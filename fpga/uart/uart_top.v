==> flow/design.v <==
`timescale 1ns / 1ps
module baud_rate_generator
    #(               
        parameter   N = 10,      
                    M = 651      
    )
    (
        input clk_100MHz,        
        input reset,             
        output tick              
    );
    reg [N-1:0] counter = 0;         
    wire [N-1:0] next;           
    always @(posedge clk_100MHz, posedge reset)
        if(reset)
            counter <= 0;
        else
            counter <= next;
    assign next = (counter >= (M-1)) ? 0 : counter + 1;
    assign tick = (counter >= (M-1)) ? 1'b1 : 1'b0;
endmodule
`timescale 1ns /1ps
 module fifo_shift
	#(
	   parameter	DATA_SIZE  = 8,	        
				    ADDR_SPACE = 4	            
	)
	(
	   input clk,                               
	   input reset,                             
       input write_to_fifo,                     
	   input [DATA_SIZE-1:0] write_data_in,     
       input write_batch_to_fifo,               
       input [(DATA_SIZE * ADDR_SPACE)-1:0] write_batch_data_in,        
       input shift,
	   output [DATA_SIZE-1:0] read_data_out,    
       output [DATA_SIZE-1:0] read_data_out_last,    
	   output [(DATA_SIZE * ADDR_SPACE)-1:0] read_all_data_out,
	   output reg tick
);
	reg [(DATA_SIZE * ADDR_SPACE)-1:0] memory;		 
	reg fifo_full, fifo_empty, full_buff, empty_buff;
    wire [(DATA_SIZE * ADDR_SPACE)-1:0]shifted_memory = memory << DATA_SIZE;  
    reg past_shift = 0;
	always @(posedge clk) begin
	    tick <= 1'b0;
        if(write_batch_to_fifo) begin
            memory <= write_batch_data_in;
			tick = 1'b1;
		end
		if(write_to_fifo || (shift != past_shift && shift == 1)) begin  
		    memory <= shifted_memory | write_data_in ;   
			tick <= 1'b1;
		end 
        past_shift <= shift;
    end
	assign read_data_out = memory[DATA_SIZE-1:0];
	assign read_data_out_last = memory[(DATA_SIZE * ADDR_SPACE)-1:(DATA_SIZE * (ADDR_SPACE-1))];
	assign read_all_data_out = memory;
endmodule
`timescale 1ns / 1ps
module uart_receiver
    #(
        parameter   DBITS = 8,           
                    SB_TICK = 16         
    )
    (
        input clk_100MHz,                
        input reset,                     
        input rx,                        
        input sample_tick,               
        output reg data_ready,           
        output [DBITS-1:0] data_out      
    );
    localparam [1:0] idle  = 2'b00,
                     start = 2'b01,
                     data  = 2'b10,
                     stop  = 2'b11;
    reg [1:0] state, next_state;         
    reg [3:0] tick_reg, tick_next;       
    reg [2:0] nbits_reg, nbits_next;     
    reg [7:0] data_reg, data_next;       
    always @(posedge clk_100MHz, posedge reset)
        if(reset) begin
            state <= idle;
            tick_reg <= 0;
            nbits_reg <= 0;
            data_reg <= 0;
        end
        else begin
            state <= next_state;
            tick_reg <= tick_next;
            nbits_reg <= nbits_next;
            data_reg <= data_next;
        end        
    always @* begin
        next_state = state;
        data_ready = 1'b0;
        tick_next = tick_reg;
        nbits_next = nbits_reg;
        data_next = data_reg;
        case(state)
            idle:
                if(~rx) begin                
                    next_state = start;
                    tick_next = 0;
                end
            start:
                if(sample_tick)
                    if(tick_reg == 7) begin
                        next_state = data;
                        tick_next = 0;
                        nbits_next = 0;
                    end
                    else
                        tick_next = tick_reg + 1;
            data:
                if(sample_tick)
                    if(tick_reg == 15) begin
                        tick_next = 0;
                        data_next = {rx, data_reg[7:1]};
                        if(nbits_reg == (DBITS-1))
                            next_state = stop;
                        else
                            nbits_next = nbits_reg + 1;
                    end
                    else
                        tick_next = tick_reg + 1;
            stop:
                if(sample_tick)
                    if(tick_reg == (SB_TICK-1)) begin
                        next_state = idle;
                        data_ready = 1'b1;
                    end
                    else
                        tick_next = tick_reg + 1;
        endcase                    
    end
    assign data_out = data_reg;
endmodule
`timescale 1ns / 1ps
module uart_top
    #(
        parameter   
            DBITS = 8,           
            SB_TICK = 16,        
            BR_LIMIT = 651,                 
            BR_BITS  = $clog2(BR_LIMIT),   
            FIFO_IN_SIZE = 4,        
            FIFO_OUT_SIZE = 4, 
            FIFO_OUT_SIZE_EXP = 32
    )
    (
        input clk_100MHz,                
        input reset,                     
        input [DBITS-1:0] write_data,    
        input rx,                
        output tx,               
        output rx_char_received, 
        output rx_full,                  
        output rx_empty,                 
        output [DBITS*FIFO_IN_SIZE - 1:0] rx_out,
        output [DBITS*FIFO_OUT_SIZE - 1:0] tx_fifo_out,
        input tx_trigger,
        input [DBITS*FIFO_OUT_SIZE -1 :0] tx_in  
    );
    wire tick;                           
    baud_rate_generator 
        #(
            .M(BR_LIMIT), 
            .N(BR_BITS)
         ) 
        BAUD_RATE_GEN   
        (
            .clk_100MHz(clk_100MHz), 
            .reset(reset),
            .tick(tick)
         );
    wire rx_done_tick;                   
    wire [DBITS-1:0] rx_data_out;        
    uart_receiver
        #(
            .DBITS(DBITS),
            .SB_TICK(SB_TICK)
         )
         UART_RX_UNIT
         (
            .clk_100MHz(clk_100MHz),
            .reset(reset),
            .rx(rx),
            .sample_tick(tick),
            .data_ready(rx_done_tick),
            .data_out(rx_data_out)
         );
    assign rx_char_received = rx_done_tick;
    reg  [(DBITS * FIFO_IN_SIZE)-1:0] memory;
    wire [(DBITS * FIFO_IN_SIZE)-1:0] shifted_memory = memory << DBITS; 
    always @ (posedge clk_100MHz) begin
        if (rx_done_tick) begin
            memory <= shifted_memory | rx_data_out;
        end
    end
    assign rx_out = memory;
    wire tx_empty;                       
    wire tx_fifo_not_empty;              
    fifo_shift
        #(
            .DATA_SIZE(DBITS),
            .ADDR_SPACE(FIFO_OUT_SIZE)
         )
         FIFO_TX_UNIT
         (
             .clk(clk_100MHz),
             .write_to_fifo(0),
             .write_data_in(0),
             .write_batch_to_fifo(tx_trigger),
             .write_batch_data_in(tx_in),
             .shift(tx_done_tick),
             .read_data_out_last(tx_fifo_out),
             .tick(read_tick)  
           );
    reg [FIFO_OUT_SIZE_EXP-1:0] count = 0;
    wire tx_done_tick;                   
    reg tx_done_tick_latch = 0;
    wire tx_send = count != 0 & ~tx_trigger;
    uart_transmitter
        #(
            .DBITS(DBITS),
            .SB_TICK(SB_TICK)
         )
         UART_TX_UNIT
         (
            .clk_100MHz(clk_100MHz),
            .reset(reset),
            .tx(tx),
            .sample_tick(tick),
            .tx_start(tx_send),
            .data_in(tx_fifo_out),
            .tx_done(tx_done_tick)
         );
    always @(posedge clk_100MHz) begin
        if (tx_trigger) begin
            count <= FIFO_OUT_SIZE;  
        end else if (tx_done_tick != tx_done_tick_latch && tx_done_tick && count != 0) begin
            count <= count - 1;
        end
        tx_done_tick_latch <= tx_done_tick;
    end
endmodule
`timescale 1ns / 1ps
module uart_transmitter
    #(
        parameter   DBITS = 8,           
                    SB_TICK = 16         
    )
    (
        input clk_100MHz,                
        input reset,                     
        input tx_start,                  
        input sample_tick,               
        input [DBITS-1:0] data_in,       
        output reg tx_done,              
        output tx,                        
        output [1:0] state_out
    );
    localparam [1:0]    idle  = 2'b00,
                        start = 2'b01,
                        data  = 2'b10,
                        stop  = 2'b11;
    reg [1:0] state, next_state;             
    reg [3:0] tick_reg, tick_next;           
    reg [2:0] nbits_reg, nbits_next;         
    reg [DBITS-1:0] data_reg, data_next;     
    reg tx_reg, tx_next;                     
    always @(posedge clk_100MHz, posedge reset)
        if(reset) begin
            state <= idle;
            tick_reg <= 0;
            nbits_reg <= 0;
            data_reg <= 0;
            tx_reg <= 1'b0;
        end
        else begin
            state <= next_state;
            tick_reg <= tick_next;
            nbits_reg <= nbits_next;
            data_reg <= data_next;
            tx_reg <= tx_next;
        end
    always @* begin
        next_state = state;
        tx_done = 1'b0;
        tick_next = tick_reg;
        nbits_next = nbits_reg;
        data_next = data_reg;
        tx_next = tx_reg;
        case(state)
            idle: begin                      
                tx_next = 1'b1;              
                if(tx_start) begin           
                    next_state = start;
                    tick_next = 0;
                    data_next = data_in;
                end
            end
            start: begin
                tx_next = 1'b0;              
                if(sample_tick)
                    if(tick_reg == 15) begin
                        next_state = data;
                        tick_next = 0;
                        nbits_next = 0;
                    end
                    else
                        tick_next = tick_reg + 1;
            end
            data: begin
                tx_next = data_reg[0];
                if(sample_tick)
                    if(tick_reg == 15) begin
                        tick_next = 0;
                        data_next = data_reg >> 1;
                        if(nbits_reg == (DBITS-1))
                            next_state = stop;
                        else
                            nbits_next = nbits_reg + 1;
                    end
                    else
                        tick_next = tick_reg + 1;
            end
            stop: begin
                tx_next = 1'b1;          
                if(sample_tick)
                    if(tick_reg == (SB_TICK-1)) begin
                        next_state = idle;
                        tx_done = 1'b1;
                    end
                    else
                        tick_next = tick_reg + 1;
            end
        endcase    
    end
    assign tx = tx_next;  
    assign state_out = state;
endmodule
# From RTL to reports: uart_top
# Tool output for the design above, in the order of the flow.
# Line numbers count from 1 in the design file above.
# Not given: --
# design
design	uart_top
clock	clk_100MHz
library	sky130hd
pvt_corner	tt_025C_1v80

# After elaboration
# Yosys after proc, flatten, opt, wreduce and memory -nomap, before mapping. Memory bits, and registers merged into a memory's read port (data or address), are not among the register bits. Print and check cells are not counted. Equal cells are merged and count once.
# word_totals
elab_cells	144
regBits	141
# classes
mux	62
equal	33
reduce_and_logical	21
bitwise	7
n_cmp	1
add_sub_neg	6
# ops
operator	n
32-bit 2-to-1 mux	2
4-bit 2-to-1 mux	12
8-bit 2-to-1 mux	6
32-bit by 1-bit subtractor with 32-bit output (second input constant)	1
32-bit by 8-bit bitwise OR with 32-bit output	1
32-bit nonzero test	1
2-bit 2-to-1 mux	16
3-bit 2-to-1 mux	10
2-bit inequality test (second input constant)	12
2-bit by 1-bit inequality test with 1-bit output (second input constant)	9
8-bit AND reduction	2
8-bit parallel mux with 2-bit select	1
4-bit parallel mux with 4-bit select	1
2-bit parallel mux with 4-bit select	2
6-bit AND reduction	2
4-bit parallel mux with 3-bit select	1
3-bit parallel mux with 2-bit select	2
10-bit by 1-bit adder with 10-bit output (second input constant)	1
10-bit >= comparator (second input constant)	1
10-bit 2-to-1 mux	1
3-bit OR reduction	3
2-bit equality test (second input constant)	4
2-bit OR reduction	4
4-bit by 1-bit adder with 4-bit output (second input constant)	2
4-bit equality test (second input constant)	2
4-bit AND reduction	2
3-bit by 1-bit adder with 3-bit output (second input constant)	2
3-bit equality test (second input constant)	2
# Other operator kinds: 13; their cells: 25.

# Longest topological paths
# Yosys ltp: most cells in a row. Word level: on the elaborated netlist, between registers, memories and ports. Mapped: between sequential cells and ports; inverters and the memories' decode and read muxes count.
# logic_depth
depth_word	7
abc_area	0
ltp_mapped	9
mapped_depth_nobuf	8

# Synthesis result
# Yosys stat after the flow's synthesis: flattened, memories mapped to cells. It holds for the ABC_AREA given above (unset counts as 0); a run with the other value may have another netlist.
# synth_totals
cell_count	620
seq_area_um2	3706.1
synth_area_um2	6560.0
ff_cells	145
# types
cell	n	area_total_um2
sky130_fd_sc_hd__edfxtp_1	56	1.68E+03
sky130_fd_sc_hd__dfrtp_1	46	1.15E+03
sky130_fd_sc_hd__dfxtp_1	41	820.787
sky130_fd_sc_hd__nand2_1	80	300.288
sky130_fd_sc_hd__buf_4	34	255.245
sky130_fd_sc_hd__nor2_1	61	228.97
sky130_fd_sc_hd__mux2i_1	20	200.192
sky130_fd_sc_hd__nand3_1	40	200.192
sky130_fd_sc_hd__xor2_1	19	166.41
sky130_fd_sc_hd__a21oi_1	26	130.125
sky130_fd_sc_hd__ha_1	10	125.12
sky130_fd_sc_hd__mux2_2	10	112.608
sky130_fd_sc_hd__o21ai_0	19	95.091
sky130_fd_sc_hd__clkbuf_1	22	82.579
sky130_fd_sc_hd__or4_1	11	82.579
sky130_fd_sc_hd__or3_1	13	81.328
sky130_fd_sc_hd__dfstp_2	2	52.55
sky130_fd_sc_hd__xnor2_1	6	52.55
# Other cell types: 43; their cells: 104.
# The figures by module come from a second, unflattened synthesis with its own total; it is not the netlist above.
# hier_totals
cells_unflattened	584
hier_area_um2	6941.7
# Rows give one instance, submodules left out.
# by_module
mod	area_um2	n_inst	cells
uart_top	2834.0	1	247
fifo_shift	1535.2	1	89
uart_transmitter	1048.5	1	103
uart_receiver	1001.0	1	91
baud_rate_generator	523.0	1	54

# Worst setup path after synthesis
# Source: OpenSTA report_checks on the synthesized netlist (no wires, ideal clock, input and output delay 20% of the period each), path of least setup slack; recovery checks are left aside. Register names are those of the netlist, which keeps one name where synthesis merged equal registers.
# synth_timing
path_type	reg-to-output
from	register BAUD_RATE_GEN.counter[0]
to	output port rx_char_received
delay_ps	2494
arrival_time_ps	2494
path_stages	8
launch_ps	0
out_delay_ps	1066
n_path_buf	0
setup_slack_ps	1770
tclk_ps	5330
synth_period_reached_ps	3560
# "delay_ps" = arrival - input delay + setup time.
# A path that ends at an output port has no setup time.
# "path_stages" counts driving pins, that of a launching flip-flop among them; a cell with two outputs on the path counts twice.
# "synth_period_reached_ps" is the clock period less the worst setup slack; recovery checks do not enter. This is arithmetic on one report: input and output delays are still those of the set period (20% each).
# Between the ends stands the longest chain of elaborated cells between them, by number of cells; it is not shown to be the way that was timed. Of several equally long chains one is given.
# A line is the first line of the expression or statement that the cell stems from. Yosys adds cells for indexed reads and writes and turns some case tables into memories.
# synth_between
cell_sequence	sky130_fd_sc_hd__dfrtp_1 > sky130_fd_sc_hd__inv_1 > sky130_fd_sc_hd__ha_1 > sky130_fd_sc_hd__or4_1 > sky130_fd_sc_hd__o211ai_1 > sky130_fd_sc_hd__nand2_1 > sky130_fd_sc_hd__and3_1 > sky130_fd_sc_hd__and3_1
elab_chain_cells	4
# synth_lines
item	line_no	source
start: declaration	12	reg [N-1:0] counter = 0;
start: assignment	16	counter <= 0;
start: assignment	18	counter <= next;
10-bit >= comparator	20	assign tick = (counter >= (M-1)) ? 1'b1 : 1'b0;
1-bit 2-to-1 mux	20
1-bit 2-to-1 mux	130	if(sample_tick)
1-bit parallel mux with 2-bit select	102	case(state)
end: declaration	159	output rx_char_received,

# Timing after layout
# Path of least setup slack in the final report of stored run 1 (OpenROAD, finished layout, wires in). Where an end is a register, its clock arrival counts in the times.
# The path's times are printed in steps of 10 ps; the period is the one set.
# layout_timing
path_type	reg-to-output
from	register BAUD_RATE_GEN.counter[0]
to	output port rx_char_received
path_stages	9
n_path_buf	1
setup_slack_ps	1200
tclk_ps	6190
out_delay_ps	1240
arrival_time_ps	3750
launch_ps	430
# Between the ends stands the longest chain of elaborated cells between them, by number of cells; it is not shown to be the way that was timed. Of several equally long chains one is given.
# layout_between
cell_sequence	sky130_fd_sc_hd__dfrtp_1 > sky130_fd_sc_hd__inv_1 > sky130_fd_sc_hd__ha_1 > sky130_fd_sc_hd__or4_1 > sky130_fd_sc_hd__o211ai_1 > sky130_fd_sc_hd__nand2_1 > sky130_fd_sc_hd__and3_1 > sky130_fd_sc_hd__and3_2 > sky130_fd_sc_hd__clkdlybuf4s50_1
elab_chain_cells	4
# layout_lines
item	line_no	source
start: declaration	12	reg [N-1:0] counter = 0;
start: assignment	16	counter <= 0;
start: assignment	18	counter <= next;
10-bit >= comparator	20	assign tick = (counter >= (M-1)) ? 1'b1 : 1'b0;
1-bit 2-to-1 mux	20
1-bit 2-to-1 mux	130	if(sample_tick)
1-bit parallel mux with 2-bit select	102	case(state)
end: declaration	159	output rx_char_received,

# 2 stored runs of uart_top in the flow (synthesis by Yosys, layout by OpenROAD, sky130hd cells), in arbitrary order. Constraints: input delay and output delay 20% of the set period each, output load 0.01 pF.
# By "timing.achieved_period_ps" is meant the clock period of the run minus its worst setup slack. This is arithmetic on one report: input and output delays are still those of the set period (20% each).
# "worst_path_ps" means the part of the period allowed to the worst setup path (the constraints hold back 20% at inputs and 20% at outputs) less its slack; where the path has registers, the arrival times of their clocks count too.
# "power_mw" is the tool's figure for a default switching activity; nothing was simulated.
# "worst_path_ps" is given in steps of 10 ps.
# A setting shown as - is not set for that run.
run	period_ns	CORE_UTILIZATION	SETUP_SLACK_MARGIN	PLACE_DENSITY_LB_ADDON	CELL_PAD_IN_SITES_GLOBAL_PLACEMENT	ABC_AREA	GPL_TIMING_DRIVEN	CTS_CLUSTER_SIZE	CTS_CLUSTER_DIAMETER	SLEW_MARGIN	CAP_MARGIN	CORE_MARGIN	synthArea_um2	dieArea_um2	cell_area_final_um2	post_route_util_pct	setup_ws_ps	setupTns_ps	fin_hold_ws_ps	power_mw	timing.achieved_period_ps	worst_path_ps	critical_path_type
stored run 1	6.19	17	0.85	0.12	2	0	0	98	283	15	20	2	6560.0	40176.2	8718.4	23.0	1202	0	447	2.218	4988	3750	reg-to-output
stored run 2	3.51	45	-	-	-	-	-	-	-	20	20	2	6560.0	15560.1	8007.7	55.7	386	0	440	3.813	3124	2420	reg-to-output
